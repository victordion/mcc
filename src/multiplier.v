==> flow/design.v <==
module multiplier(clk, rstn, in_1, in_2, result);
    input clk;
    input rstn;
    input [32 - 1 : 0] in_1;
    input [32 - 1 : 0] in_2;
    output [32 - 1 : 0] result;
    reg [32 - 1 : 0] result;
    always@(posedge clk or negedge rstn) begin
        if(!rstn) begin
            result <= 0;
        end
        else begin
            result <= in_1 * in_2;
        end
    end
endmodule
## Step by step through the tools: multiplier

What the tools print for multiplier, step after step.
Lines are those of the file above, counted from 1.
Operators carry their Yosys type and port widths (W data, S select, Z words).
The mark -- stands for no value.

| inputs | value |
|---|---|
| top module | multiplier |
| clock | clk |
| standard-cell library | sky130hd |
| library corner | tt_025C_1v80 |

## After elaboration

Counts by Yosys on the flattened word-level netlist (proc, flatten, opt, wreduce; memories kept). Register bits leave out memories and registers merged into their read ports (data or address); mux counts leave out enables and synchronous resets folded into registers. Print and check cells are left out. Cells with the same type and inputs are merged into one.

| word-level totals | value |
|---|---|
| cells after elaboration | 2 |
| flip-flop bits (word level) | 32 |
| output and inout port bits | 32 |
| input port bits | 66 |

| operators by class | value |
|---|---|
| multipliers | 1 |

Operators by type and width:

| kind | number |
|---|---|
| $mul A32 B32 Y32 | 1 |

## Longest topological paths

Yosys ltp: most cells in a row. Word level: on the elaborated netlist, between registers, memories and ports. Mapped: between sequential cells and ports; inverters and the memories' decode and read muxes count.

| logic depth | value |
|---|---|
| word-level depth | 1 |
| ABC_AREA | 0 |
| depth in mapped cells | 27 |
| depth with buffers taken out | 24 |

## Netlist

Yosys stat after the flow's synthesis: flattened, memories mapped to cells. It holds for the ABC_AREA given above (unset counts as 0); a run with the other value may have another netlist.

Cells by type:

| cell | number | area in all (µm²) |
|---|---|---|
| sky130_fd_sc_hd__fa_1 | 408 | 8.17E+03 |
| sky130_fd_sc_hd__and2_1 | 367 | 2.3E+03 |
| sky130_fd_sc_hd__ha_1 | 123 | 1.54E+03 |
| sky130_fd_sc_hd__inv_1 | 362 | 1.36E+03 |
| sky130_fd_sc_hd__dfrtp_1 | 32 | 800.768 |
| sky130_fd_sc_hd__nand2_1 | 179 | 671.894 |
| sky130_fd_sc_hd__xnor2_1 | 69 | 604.33 |
| sky130_fd_sc_hd__clkbuf_1 | 80 | 300.288 |
| sky130_fd_sc_hd__xor2_1 | 17 | 148.893 |
| sky130_fd_sc_hd__a21oi_1 | 23 | 115.11 |
| sky130_fd_sc_hd__o21ai_0 | 13 | 65.062 |
| sky130_fd_sc_hd__a21o_1 | 7 | 52.55 |
| sky130_fd_sc_hd__nor2_1 | 10 | 37.536 |
| sky130_fd_sc_hd__o21bai_1 | 5 | 37.536 |
| sky130_fd_sc_hd__a211o_1 | 3 | 26.275 |
| sky130_fd_sc_hd__a21oi_2 | 3 | 26.275 |
| sky130_fd_sc_hd__nand3_1 | 5 | 25.024 |
| sky130_fd_sc_hd__nand4_1 | 4 | 25.024 |

Other cell types: 20; their cells: 35.

| synthesis totals | value |
|---|---|
| sequential area | 800.8 µm² |
| standard cells after synthesis | 1745 |
| flip-flop cells | 32 |
| buffer cells | 82 |
| mapped area | 16562.1 µm² |

## Worst setup path after synthesis

OpenSTA on the mapped netlist: ideal clock, no wires. The path of least setup slack (recovery checks aside). Input and output delay are each 20% of the period. Register names are those of the netlist, which keeps one name where synthesis merged equal registers.

| timing path post-synthesis | value |
|---|---|
| path kind | in2reg |
| start | input port in_2[3] |
| end | register result[30] |
| buffers on the path | 2 |
| setup time | 0.080 ns |
| slack | -0.347 ns |
| path delay | 6.195 ns |
| stages on the path | 24 |
| external input delay | 1.462 ns |
| arrival | 7.577 ns |
| required time | 7.230 ns |
| time at the first pin | 1.462 ns |
| clock period | 7.31 ns |
| synthesis period reached | 7.657 ns |

"path delay" is the arrival time less input delay plus setup time.
"stages on the path": output pins that drive a net of the path, with the launching flip-flop's if there is one; two outputs of one cell count as two.
"synthesis period reached" = period - worst setup slack (recovery checks aside). The figure is calculated, with input and output delays left at 20% of the set period.
Between the ends stands the longest chain of elaborated cells between them, by number of cells; it is not shown to be the way that was timed. Of several equally long chains one is given.
A line is the first line of the expression or statement that the cell stems from. Yosys adds cells for indexed reads and writes and turns some case tables into memories.

| on the way, post-synthesis | value |
|---|---|
| path through | sky130_fd_sc_hd__clkbuf_1 > sky130_fd_sc_hd__clkbuf_1 > sky130_fd_sc_hd__and2_1 > sky130_fd_sc_hd__fa_1 > sky130_fd_sc_hd__inv_1 > sky130_fd_sc_hd__fa_1 > sky130_fd_sc_hd__fa_1 > sky130_fd_sc_hd__fa_1 > sky130_fd_sc_hd__inv_1 > sky130_fd_sc_hd__fa_1 > sky130_fd_sc_hd__inv_1 > sky130_fd_sc_hd__fa_1 > sky130_fd_sc_hd__inv_1 > sky130_fd_sc_hd__fa_1 > sky130_fd_sc_hd__fa_1 > sky130_fd_sc_hd__ha_1 > sky130_fd_sc_hd__and4_2 > sky130_fd_sc_hd__a31oi_1 > sky130_fd_sc_hd__o21ai_0 > sky130_fd_sc_hd__a21oi_2 > sky130_fd_sc_hd__o211ai_2 > sky130_fd_sc_hd__a31o_1 > sky130_fd_sc_hd__a21oi_2 > sky130_fd_sc_hd__xnor2_1 |
| length of the longest elaborated chain | 1 |
| elaborated cells between the ends (all ways) | 1 |
| RTL lines with such cells | 1 |
| classes of those cells | mul: 1 |

Ends and longest elaborated chain, post-synthesis:

| what | RTL line | source |
|---|---|---|
| start, declared | 5 | `input [32 - 1 : 0] in_2;` |
| $mul A32 B32 Y32 | 13 | `result <= in_1 * in_2;` |
| end, assigned | 10 | `result <= 0;` |
| end, assigned | 13 |  |
| end, declared | 6 | `output [32 - 1 : 0] result;` |

## Timing after layout

From the final timing report of entry B: the path of least setup slack in the routed layout; clock arrival at registers is part of the times.

| timing path post-layout | value |
|---|---|
| path kind | in2reg |
| start | input port in_1[8] |
| end | register result[30] |
| external input delay | 0.96 ns |
| setup time | 0.08 ns |
| stages on the path | 26 |
| slack | -2.20 ns |
| time at the first pin | 0.96 ns |
| required time | 5.00 ns |
| clock period | 4.78 ns |
| arrival | 7.20 ns |
| buffers on the path | 5 |

Between the ends stands the longest chain of elaborated cells between them, by number of cells; it is not shown to be the way that was timed. Of several equally long chains one is given.

| on the way, post-layout | value |
|---|---|
| path through | sky130_fd_sc_hd__buf_6 > sky130_fd_sc_hd__buf_6 > sky130_fd_sc_hd__buf_12 > sky130_fd_sc_hd__buf_8 > sky130_fd_sc_hd__buf_6 > sky130_fd_sc_hd__nand2_4 > sky130_fd_sc_hd__fa_2 > sky130_fd_sc_hd__inv_2 > sky130_fd_sc_hd__fa_2 > sky130_fd_sc_hd__fa_2 > sky130_fd_sc_hd__inv_2 > sky130_fd_sc_hd__fa_1 > sky130_fd_sc_hd__inv_2 > sky130_fd_sc_hd__fa_1 > sky130_fd_sc_hd__ha_4 > sky130_fd_sc_hd__fa_1 > sky130_fd_sc_hd__fa_1 > sky130_fd_sc_hd__ha_4 > sky130_fd_sc_hd__a21oi_4 > sky130_fd_sc_hd__o21ai_2 > sky130_fd_sc_hd__a2111o_1 > sky130_fd_sc_hd__a21oi_4 > sky130_fd_sc_hd__o211ai_2 > sky130_fd_sc_hd__a31o_1 > sky130_fd_sc_hd__a21oi_2 > sky130_fd_sc_hd__xnor2_1 |
| length of the longest elaborated chain | 1 |
| elaborated cells between the ends (all ways) | 1 |
| RTL lines with such cells | 1 |
| classes of those cells | mul: 1 |

Ends and longest elaborated chain, post-layout:

| what | RTL line | source |
|---|---|---|
| start, declared | 4 | `input [32 - 1 : 0] in_1;` |
| $mul A32 B32 Y32 | 13 | `result <= in_1 * in_2;` |
| end, assigned | 10 | `result <= 0;` |
| end, assigned | 13 |  |
| end, declared | 6 | `output [32 - 1 : 0] result;` |

Wiki page: multiplier / flow data

Measured data: module multiplier, platform sky130hd, 2 stored runs of the flow under differing settings, order arbitrary. Input and output delays are each 20% of the period that was set; the output load is 0.01 pF.
"time of the worst setup path": the worst setup path's part of the clock period (all of it between registers, 20% less for each end at a port) less its slack. A launch clock that arrives late makes it longer, a capture clock that arrives late makes it shorter.
A setting shown as - is not set for that run.
Among the results, - means that no value is shown for the run.

| run | period_ns | CORE_UTILIZATION | SETUP_SLACK_MARGIN | PLACE_DENSITY | CELL_PAD_IN_SITES_GLOBAL_PLACEMENT | ABC_AREA | GPL_TIMING_DRIVEN | CAP_MARGIN | CORE_MARGIN | SLEW_MARGIN | standard-cell area after routing (µm²) | die outline area (µm²) | time of the worst setup path (ns) | worst path kind | final setup TNS (ns) | post-synthesis cell area (µm²) | worst setup slack after layout (ns) |
|---|---|---|---|---|---|---|---|---|---|---|---|---|---|---|---|---|---|
| entry A | 4.71 | 60 | 1.04 | 0.62 | 3 | 0 | 0 | 20 | 2 | 20 | - | - | - | - | - | - | - |
| entry B | 4.78 | 40 | - | - | - | - | - | 20 | 2 | 20 | 22871.9 | 43050.0 | 6.02 | in2reg | -42.771 | 16562.1 | -2.200 |

Entry A: stopped before the end: placement reported GPL-0301
